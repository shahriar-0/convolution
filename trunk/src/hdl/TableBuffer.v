==> flow/design.v <==
module TableBuffer (clk, rst, ld, row, col, in, out);
    input clk;
    input rst;
    input ld;
    input[1:0] row;
    input[1:0] col;
    input[127:0] in;
    output[7:0] out;
    reg[7:0] buffer[0:3][0:3];
    integer i, j;
    always @(posedge clk or posedge rst) begin
        if(rst) begin
            for(i = 0; i < 4; i = i + 1) begin
                for(j = 0; j < 4; j = j + 1) begin
                    buffer[i][j] = 8'b0;
                end
            end
        end
        else if(ld) begin
            {buffer[0][0], buffer[0][1], buffer[0][2],
            buffer[0][3], buffer[1][0], buffer[1][1],
            buffer[1][2], buffer[1][3], buffer[2][0],
            buffer[2][1], buffer[2][2], buffer[2][3],
            buffer[3][0], buffer[3][1], buffer[3][2],
            buffer[3][3]} = in;
        end
    end
    assign out = buffer[row][col];
endmodule
# == Step by step through the tools: TableBuffer ==
# What the tools print for TableBuffer, step after step.
# Line numbers count from 1 in the design file above.
# Operators: Yosys type, input widths -> output width; for muxes data width and select width s.
# A cell with -- has no value.
# inputs
top,TableBuffer
clock_port,clk
library,sky130hd
pvt_corner,tt_025C_1v80

# == Elaborated design ==
# Counts by Yosys on the flattened word-level netlist (proc, flatten, opt, wreduce). Print and check cells are left out. Cells with the same type and inputs are merged into one.
# word_totals
ff_bits,128
in_bits,135
wordCells,34
# classes
n_addsub,1
eq_ne,15
mux,1
n_reduce_logical,1
# op_table
cell,n
$pmux 8 s16,1
$eq 4x4->1 const B,8
$eq 4x3->1 const B,4
$eq 4x2->1 const B,2
$eq 4x1->1 const B,1
$add 4x2->4,1
$logic_not 4->1,1

# == Longest topological paths ==
# Yosys ltp: most cells in a row. Word level: on the elaborated netlist, between registers, memories and ports. Mapped: between sequential cells and ports; inverters and the memories' decode and read muxes count.
# logic_depth
word_depth,3
ABC_AREA,0
mapped_depth,7
depth_no_buf,4

# == After synthesis ==
# Source: synth_stat.txt of the flow (Yosys; design flattened, memories mapped). It holds for the ABC_AREA given above (unset counts as 0); a run with the other value may have another netlist.
# by_type
type,n,area_total_um2
sky130_fd_sc_hd__dfrtp_1,128,3.2E+03
sky130_fd_sc_hd__mux2_2,120,1.35E+03
sky130_fd_sc_hd__mux2i_1,15,150.144
sky130_fd_sc_hd__a22oi_1,13,97.594
sky130_fd_sc_hd__o2bb2ai_1,11,96.342
sky130_fd_sc_hd__o21ai_0,17,85.082
sky130_fd_sc_hd__o32a_1,8,80.077
sky130_fd_sc_hd__nand2_1,21,78.826
sky130_fd_sc_hd__clkbuf_1,19,71.318
sky130_fd_sc_hd__a21oi_1,14,70.067
sky130_fd_sc_hd__buf_2,10,50.048
sky130_fd_sc_hd__nor2b_1,8,50.048
sky130_fd_sc_hd__a2111o_1,4,45.043
sky130_fd_sc_hd__inv_1,11,41.29
sky130_fd_sc_hd__buf_4,5,37.536
sky130_fd_sc_hd__o22ai_1,6,37.536
sky130_fd_sc_hd__nand4b_1,4,35.034
sky130_fd_sc_hd__nor2_1,9,33.782
# Other cell types: 28; their cells: 54.
# synth_totals
cell_count,477
yosys_area_um2,6040.8
flip_flops,128
buffers,37

# == Path before layout ==
# OpenSTA on the mapped netlist: ideal clock, no wires. The path of least setup slack (recovery checks aside). Input and output delay are each 20% of the period. Register names are those of the netlist, which keeps one name where synthesis merged equal registers.
# synth_timing
kind,input port to output port
startpoint,input port col[0]
endpoint,output port out[7]
clock_period_ns,1.93
in_delay_ns,0.386
output_delay_ns,0.386
launch_ns,0.386
arrival_time_ns,1.588
required_ns,1.544
path_slack_ns,-0.044
path_delay_ns,1.202
driving_pins,5
n_path_buf,1
synth_period_reached_ns,1.974
# "path_delay_ns" is the arrival time less input delay plus setup time.
# At an output port there is no setup time.
# "driving_pins": output pins that drive a net of the path, with the launching flip-flop's if there is one; two outputs of one cell count as two.
# "synth_period_reached_ns" is the clock period less the worst setup slack; recovery checks do not enter. This is arithmetic on one report: input and output delays are still those of the set period (20% each).
# Between the ends stands the longest chain of elaborated cells between them, by number of cells; it is not shown to be the way that was timed. Of several equally long chains one is given.
# Each line given opens the expression or statement behind the cell; cells for indexed reads and writes are added by Yosys, which also makes memories of some case tables.
# synth_via
path_cell_list,sky130_fd_sc_hd__buf_6 sky130_fd_sc_hd__nor2b_4 sky130_fd_sc_hd__a22o_1 sky130_fd_sc_hd__a2111o_1 sky130_fd_sc_hd__o32a_1
elab_chain_len,3
# synth_lines
item,line,source
start: declaration,6,input[1:0] col;
$add 4x2->4,28,assign out = buffer[row][col];
$eq 4x4->1,28,
$pmux 8 s16,28,
end: declaration,8,output[7:0] out;

# == Worst path after layout ==
# From the final timing report of run A: the path of least setup slack in the routed layout; clock arrival at registers is part of the times.
# layout_timing
kind,flip-flop to output port
startpoint,register buffer
endpoint,output port out[3]
clock_period_ns,1.71
output_delay_ns,0.34
launch_ns,0.42
arrival_time_ns,2.10
required_ns,1.37
path_slack_ns,-0.73
driving_pins,6
n_path_buf,1
# An end named without its bit number is one bit of that signal or, where synthesis recoded a state register, one of its new flip-flops.
# Between the ends stands the longest chain of elaborated cells between them, by number of cells; it is not shown to be the way that was timed. Of several equally long chains one is given.
# layout_via
path_cell_list,sky130_fd_sc_hd__dfrtp_1 sky130_fd_sc_hd__mux2i_2 sky130_fd_sc_hd__o2bb2ai_1 sky130_fd_sc_hd__a2111o_1 sky130_fd_sc_hd__o32a_1 sky130_fd_sc_hd__buf_2
elab_chain_len,1
# layout_lines
item,line,source
start: declaration,9,reg[7:0] buffer[0:3][0:3];
start: assignment,15,buffer[i][j] = 8'b0;
$pmux 8 s16,28,assign out = buffer[row][col];
end: declaration,8,output[7:0] out;

Module TableBuffer, platform sky130hd: 2 stored runs of the flow (Yosys, OpenROAD) with differing settings, in no particular order. Input and output delays are each 20% of the period that was set; the output load is 0.01 pF.
"timing.achieved_period_ns": clock period set for the run, less the worst setup slack. It is reckoned from that one timing run; input and output delays stay at 20% of the period that was set.
"timing.worst_path_ns" means the part of the period allowed to the worst setup path (the constraints hold back 20% at inputs and 20% at outputs) less its slack; where the path has registers, the arrival times of their clocks count too.
"power_w" rests on the timing tool's default activity at the inputs, not on a simulated workload.

Run A, flow files:
==> flow/run.sh <==
#!/bin/bash
# the make line also repeats the synthesis and layout settings of config.mk as NAME=value (left out here)
make -C /OpenROAD-flow-scripts/flow DESIGN_CONFIG=/design/flow/config.mk WORK_HOME=/design/flow/orfs CLKGATE_MAP_FILE= finish
==> flow/config.mk <==
export PLATFORM = sky130hd
export DESIGN_NAME = TableBuffer
export DESIGN_NICKNAME = TableBuffer
export VERILOG_FILES = /design/flow/design.v
export SDC_FILE = /design/flow/constraint.sdc
export NUM_CORES = 4
export LEC_CHECK = 0
export CAP_MARGIN = 20
export CORE_MARGIN = 2
export CORE_UTILIZATION = 40
export SLEW_MARGIN = 20
==> flow/constraint.sdc <==
create_clock -name core_clock -period 1.71 [get_ports {clk}]
set_input_delay 0.3420 -clock core_clock [delete_from_list [all_inputs] [get_ports {clk}]]
set_output_delay 0.3420 -clock core_clock [all_outputs]
set_load 0.01 [all_outputs]

==> results of run A, as CSV <==
result,value
timing.achieved_period_ns,2.443
fin_util_frac,0.618
timing.worst_path_ns,2.10
timing.worst_path_kind,"flip-flop to output port"
synth_chip_area_um2,6040.8
setup_worst_slack_ns,-0.733
die_footprint_um2,16101.1
tns_setup_ns,-4.381
power_w,0.008691
final_cell_area_um2,9043.7

Run B, flow files:
==> flow/run.sh <==
#!/bin/bash
# the make line also repeats the synthesis and layout settings of config.mk as NAME=value (left out here)
make -C /OpenROAD-flow-scripts/flow DESIGN_CONFIG=/design/flow/config.mk WORK_HOME=/design/flow/orfs CLKGATE_MAP_FILE= finish
==> flow/config.mk <==
export PLATFORM = sky130hd
export DESIGN_NAME = TableBuffer
export DESIGN_NICKNAME = TableBuffer
export VERILOG_FILES = /design/flow/design.v
export SDC_FILE = /design/flow/constraint.sdc
export NUM_CORES = 4
export LEC_CHECK = 0
export ABC_AREA = 0
export CAP_MARGIN = 15
export CORE_ASPECT_RATIO = 0.72
export CORE_MARGIN = 2
export CORE_UTILIZATION = 33
export MAX_ROUTING_LAYER = met5
export PLACE_DENSITY = 0.68
export SETUP_SLACK_MARGIN = 0.25
export SLEW_MARGIN = 20
export TNS_END_PERCENT = 55
==> flow/constraint.sdc <==
create_clock -name core_clock -period 3.23 [get_ports {clk}]
set_input_delay 0.6460 -clock core_clock [delete_from_list [all_inputs] [get_ports {clk}]]
set_output_delay 0.6460 -clock core_clock [all_outputs]
set_load 0.01 [all_outputs]

==> results of run B, as CSV <==
result,value
timing.achieved_period_ns,2.948
fin_util_frac,0.488
timing.worst_path_ns,1.66
timing.worst_path_kind,"input port to output port"
synth_chip_area_um2,6040.8
setup_worst_slack_ns,0.282
die_footprint_um2,19418.7
tns_setup_ns,0.000
power_w,0.004421
final_cell_area_um2,8638.3
